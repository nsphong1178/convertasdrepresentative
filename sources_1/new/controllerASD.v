==> flow/design.v <==
`timescale 1ns / 1ps
module controllerASD(
    input clk, reset, start,
    input Zi, Zcsd, Zcnt, Zk, ZCsdK,
    output reg [3:0] sel_i,
    output reg kSel, selSaveK,
    output reg Load, enable, reCsd, done, enCnt, loadCnt, reK, weK
);
    reg [4:0] state;
    always @(posedge clk or posedge reset) begin
        if (reset) begin
            state <= 5'd0;
        end else begin
            case (state)
                5'd0: state <= 5'd1; 
                5'd1: begin
                    if (start)
                        state <= 5'd2;
                    else 
                        state <= 5'd0;
                end
                5'd2: state <= 5'd3;
                5'd3: begin
                    if (Zi)
                        state <= 5'd4;
                    else 
                        state <= 5'd11;  
                end
                5'd4: state <= 5'd5;
                5'd5: begin
                    if (Zcsd)
                        state <= 5'd6;
                    else 
                        state <= 5'd10;  
                end 
                5'd6: state <= 5'd7;           
                5'd7: state <= 5'd8;
                5'd8: state <= 5'd9;
                5'd9: begin
                    if (Zcnt == 0)
                        state <= 5'd10;
                    else
                        state <= 5'd11; 
                end   
                5'd10: state <= 5'd3; 
                5'd11: state <= 5'd12;
                5'd12: state <= 5'd13;
                5'd13: state <= 5'd14;
                5'd14: begin
                    if(Zcnt == 1 && Zk == 1 && ZCsdK == 1)
                        state <= 5'd15;
                    else
                        state <= 5'd17;
                end
                5'd15: state <= 5'd16;
                5'd16: state <= 5'd17;
                default: state <= 5'd0;
            endcase
        end
    end
    always @(*) begin
        Load = (state == 5'd2) ? 1'b1 : 1'b0;
        loadCnt = (state == 5'd2) ? 1'b1 : 1'b0;
        kSel = (state == 5'd15) ? 1'b1 : 1'b0;
        selSaveK = (state == 5'd15) ? 1'b1 : 1'b0;
        reCsd = (state == 5'd4) ? 1'b1 : 1'b0;
        enCnt = (state == 5'd6) ? 1'b1 : 1'b0; 
        weK = (state == 5'd7 || state == 5'd15) ? 1'b1 : 1'b0;
        reK = (state == 5'd8) ? 1'b1 : 1'b0;
        enable = (state == 5'd10) ? 1'b1 : 1'b0;
        sel_i = ((state == 5'd11) || (state == 5'd16)) ? 4'h2 :
                (state == 5'd12) ? 4'h3 :
                (state == 5'd13) ? 4'h4 : 4'h0;
        done = (state == 5'd17) ? 1'b1 : 1'b0;
    end
endmodule
* Tool chain data of controllerASD
Tool output for the design above, in the order of the flow.
Lines are those of the file above, counted from 1.
Operators: Yosys type, input widths -> output width; for muxes data width and select width s.
The mark -- stands for no value.
- Top module :: controllerASD
- Clock :: clk
- Library :: sky130hd
- Timing corner :: tt_025C_1v80

* Elaborated design
Counts by Yosys on the flattened word-level netlist (proc, flatten, opt, wreduce; memories kept). Register bits leave out memories and registers merged into their read ports (data or address); mux counts leave out enables and synchronous resets folded into registers. Print and check cells are left out. Cells with the same type and inputs are merged into one.
- Equality and inequality tests :: 17
- Mux-type cells :: 17
- Reduce/logical cells :: 6
** Operators by type and width (number)
- $pmux 5 s16 :: 1
- $eq 5x4->1 const B :: 8
- $eq 5x3->1 const B :: 4
- $eq 5x2->1 const B :: 2
- $eq 5x5->1 const B :: 2
- $mux 3 :: 3
- $mux 1 :: 9
- $mux 4 :: 2
- $eq 5x1->1 const B :: 1
- $logic_not 5->1 :: 1
- $mux 5 :: 1
- $logic_and 1x1->1 :: 2
- $logic_or 1x1->1 :: 2
- $reduce_or 2->1 :: 1
- $mux 2 :: 1
- Register bits after elaboration :: 5
- Input bits :: 8
- Output and inout bits :: 14
- Word-level cells :: 41

* Depth
Yosys ltp: most cells in a row. Word level: on the elaborated netlist, between registers, memories and ports. Mapped: between sequential cells and ports; inverters and the memories' decode and read muxes count.
- Word-level depth :: 4
- ABC_AREA :: 0
- Depth in mapped cells :: 2

* Synthesis result
Yosys stat after the flow's synthesis: flattened, memories mapped to cells. It holds for the ABC_AREA given above (unset counts as 0); a run with the other value may have another netlist.
The area totals of this step are shown rounded.
- Standard cells after synthesis :: 44
- Synthesis area :: 600 um^2
- Area of sequential cells :: 450 um^2
- Flip-flop cells :: 18
- Buffers :: 3
** Cell types
- sky130_fd_sc_hd__dfrtp_1 :: number 17, total area 425.408 um^2
- sky130_fd_sc_hd__dfstp_2 :: number 1, total area 26.275 um^2
- sky130_fd_sc_hd__inv_1 :: number 7, total area 26.275 um^2
- sky130_fd_sc_hd__buf_4 :: number 3, total area 22.522 um^2
- sky130_fd_sc_hd__and2_1 :: number 3, total area 18.768 um^2
- sky130_fd_sc_hd__a21o_1 :: number 2, total area 15.014 um^2
- sky130_fd_sc_hd__or2_2 :: number 2, total area 12.512 um^2
- sky130_fd_sc_hd__or3_4 :: number 1, total area 11.261 um^2
- sky130_fd_sc_hd__nor3b_1 :: number 1, total area 7.507 um^2
- sky130_fd_sc_hd__nor2_2 :: number 1, total area 6.256 um^2
- sky130_fd_sc_hd__o22ai_1 :: number 1, total area 6.256 um^2
- sky130_fd_sc_hd__nand3_1 :: number 1, total area 5.005 um^2
- sky130_fd_sc_hd__o21ai_0 :: number 1, total area 5.005 um^2
- sky130_fd_sc_hd__conb_1 :: number 1, total area 3.754 um^2
- sky130_fd_sc_hd__nand2_1 :: number 1, total area 3.754 um^2
- sky130_fd_sc_hd__nor2_1 :: number 1, total area 3.754 um^2

* Worst setup path after synthesis
OpenSTA on the mapped netlist: ideal clock, no wires. The path of least setup slack (recovery checks aside). Input and output delay are each 20% of the period. Register names are those of the netlist, which keeps one name where synthesis merged equal registers.
- Kind :: register to output
- Start point :: reg state
- End point :: out sel_i[2]
- Period :: 1.23 ns
- External output delay :: 0.246 ns
- Launch time at the first pin :: 0.000 ns
- Data arrival time :: 0.908 ns
- Required time :: 0.984 ns
- Slack :: 0.076 ns
- Delay of the path :: 0.908 ns
- Driving pins on the path :: 3
- Buffers on the path :: 0
- Synthesis period reached :: 1.154 ns
"delay of the path" = arrival - input delay + setup time.
A path that ends at an output port has no setup time.
"driving pins on the path": output pins that drive a net of the path, with the launching flip-flop's if there is one; two outputs of one cell count as two.
"synthesis period reached" = period - worst setup slack (recovery checks aside). The figure is calculated, with input and output delays left at 20% of the set period.
An end named without its bit number is one bit of that signal or, where synthesis recoded a state register, one of its new flip-flops.
Between the ends stands the longest chain of elaborated cells between them, by number of cells; it is not shown to be the way that was timed. Of several equally long chains one is given.
Each line given opens the expression or statement behind the cell; cells for indexed reads and writes are added by Yosys, which also makes memories of some case tables.
At most two assigning lines are given for a register; there are more.
- Path through :: sky130_fd_sc_hd__dfrtp_1 > sky130_fd_sc_hd__or3_4 > sky130_fd_sc_hd__nor2_2
- Length of the longest elaborated chain :: 4
** Ends and longest elaborated chain, post-synthesis
- start, declared :: line 9 : reg [4:0] state;
- start, assigned :: line 12 : state <= 5'd0;
- start, assigned :: line 15 : 5'd0: state <= 5'd1;
- $eq 5x4->1 :: line 73 : (state == 5'd13) ? 4'h4 : 4'h0;
- $mux 3 :: line 73
- $mux 3 :: line 72 : (state == 5'd12) ? 4'h3 :
- $mux 3 :: line 71 : sel_i = ((state == 5'd11) || (state == 5'd16)) ? 4'h2 :
- end, declared :: line 5 : output reg [3:0] sel_i,
Some nets on the timed path still bear RTL names; the line given drives or declares the net.
** Nets with RTL names, path post-synthesis (line)
- sel_i[1] :: 71

* Path in the finished layout
Path of least setup slack in the final report of run 1 (OpenROAD, finished layout, wires in). Where an end is a register, its clock arrival counts in the times.
- Kind :: register to output
- Start point :: reg state
- End point :: out sel_i[2]
- Period :: 2.29 ns
- External output delay :: 0.46 ns
- Launch time at the first pin :: 0.28 ns
- Data arrival time :: 1.68 ns
- Required time :: 1.83 ns
- Slack :: 0.15 ns
- Driving pins on the path :: 4
- Buffers on the path :: 1
An end named without its bit number is one bit of that signal or, where synthesis recoded a state register, one of its new flip-flops.
Between the ends stands the longest chain of elaborated cells between them, by number of cells; it is not shown to be the way that was timed. Of several equally long chains one is given.
At most two assigning lines are given for a register; there are more.
- Path through :: sky130_fd_sc_hd__dfrtp_1 > sky130_fd_sc_hd__or3_4 > sky130_fd_sc_hd__nor2_2 > sky130_fd_sc_hd__clkdlybuf4s50_1
- Length of the longest elaborated chain :: 4
** Ends and longest elaborated chain, post-layout
- start, declared :: line 9 : reg [4:0] state;
- start, assigned :: line 12 : state <= 5'd0;
- start, assigned :: line 15 : 5'd0: state <= 5'd1;
- $eq 5x4->1 :: line 73 : (state == 5'd13) ? 4'h4 : 4'h0;
- $mux 3 :: line 73
- $mux 3 :: line 72 : (state == 5'd12) ? 4'h3 :
- $mux 3 :: line 71 : sel_i = ((state == 5'd11) || (state == 5'd16)) ? 4'h2 :
- end, declared :: line 5 : output reg [3:0] sel_i,

Subject: controllerASD on sky130hd, stored results

Hello all,

Settings and measured results of 2 stored flow runs for module controllerASD (sky130hd), not sorted in any way. The constraints put input and output delay at 20% of the set period each and load the outputs with 0.01 pF.
"clock period achieved" means the clock period less the worst setup slack. The figure is calculated, with input and output delays left at 20% of the set period.
"time on the worst setup path" means the part of the period allowed to the worst setup path (the constraints hold back 20% at inputs and 20% at outputs) less its slack; where the path has registers, the arrival times of their clocks count too.
"overall power": no workload was simulated; the value follows from the tool's default switching activity.
The results are shown rounded.

** Run 1
- Settings :: period_ns=2.29; CAP_MARGIN=20; CORE_MARGIN=2; CORE_UTILIZATION=40; SLEW_MARGIN=20
- Standard-cell area of the final layout :: 820 um^2
- Worst setup slack after layout :: 0.15 ns
- Area of the die :: 1800 um^2
- Mapped cell area after synthesis :: 600 um^2
- Utilization of the finished layout :: 61%
- Time on the worst setup path :: 1.68 ns
- Worst setup path kind :: register to output
- Clock period achieved :: 2.140 ns
- Overall power :: 0.00059 W
- Total negative slack on setup checks :: 0.000 ns

** Run 2
- Settings :: period_ns=2.49; CORE_UTILIZATION=54; CORE_MARGIN=2; TNS_END_PERCENT=15; SLEW_MARGIN=35; MAX_ROUTING_LAYER=met5; CAP_MARGIN=20
- Standard-cell area of the final layout :: 820 um^2
- Worst setup slack after layout :: 0.30 ns
- Area of the die :: 1400 um^2
- Mapped cell area after synthesis :: 600 um^2
- Utilization of the finished layout :: 84%
- Time on the worst setup path :: 1.69 ns
- Worst setup path kind :: register to output
- Clock period achieved :: 2.191 ns
- Overall power :: 0.00054 W
- Total negative slack on setup checks :: 0.000 ns

Thanks
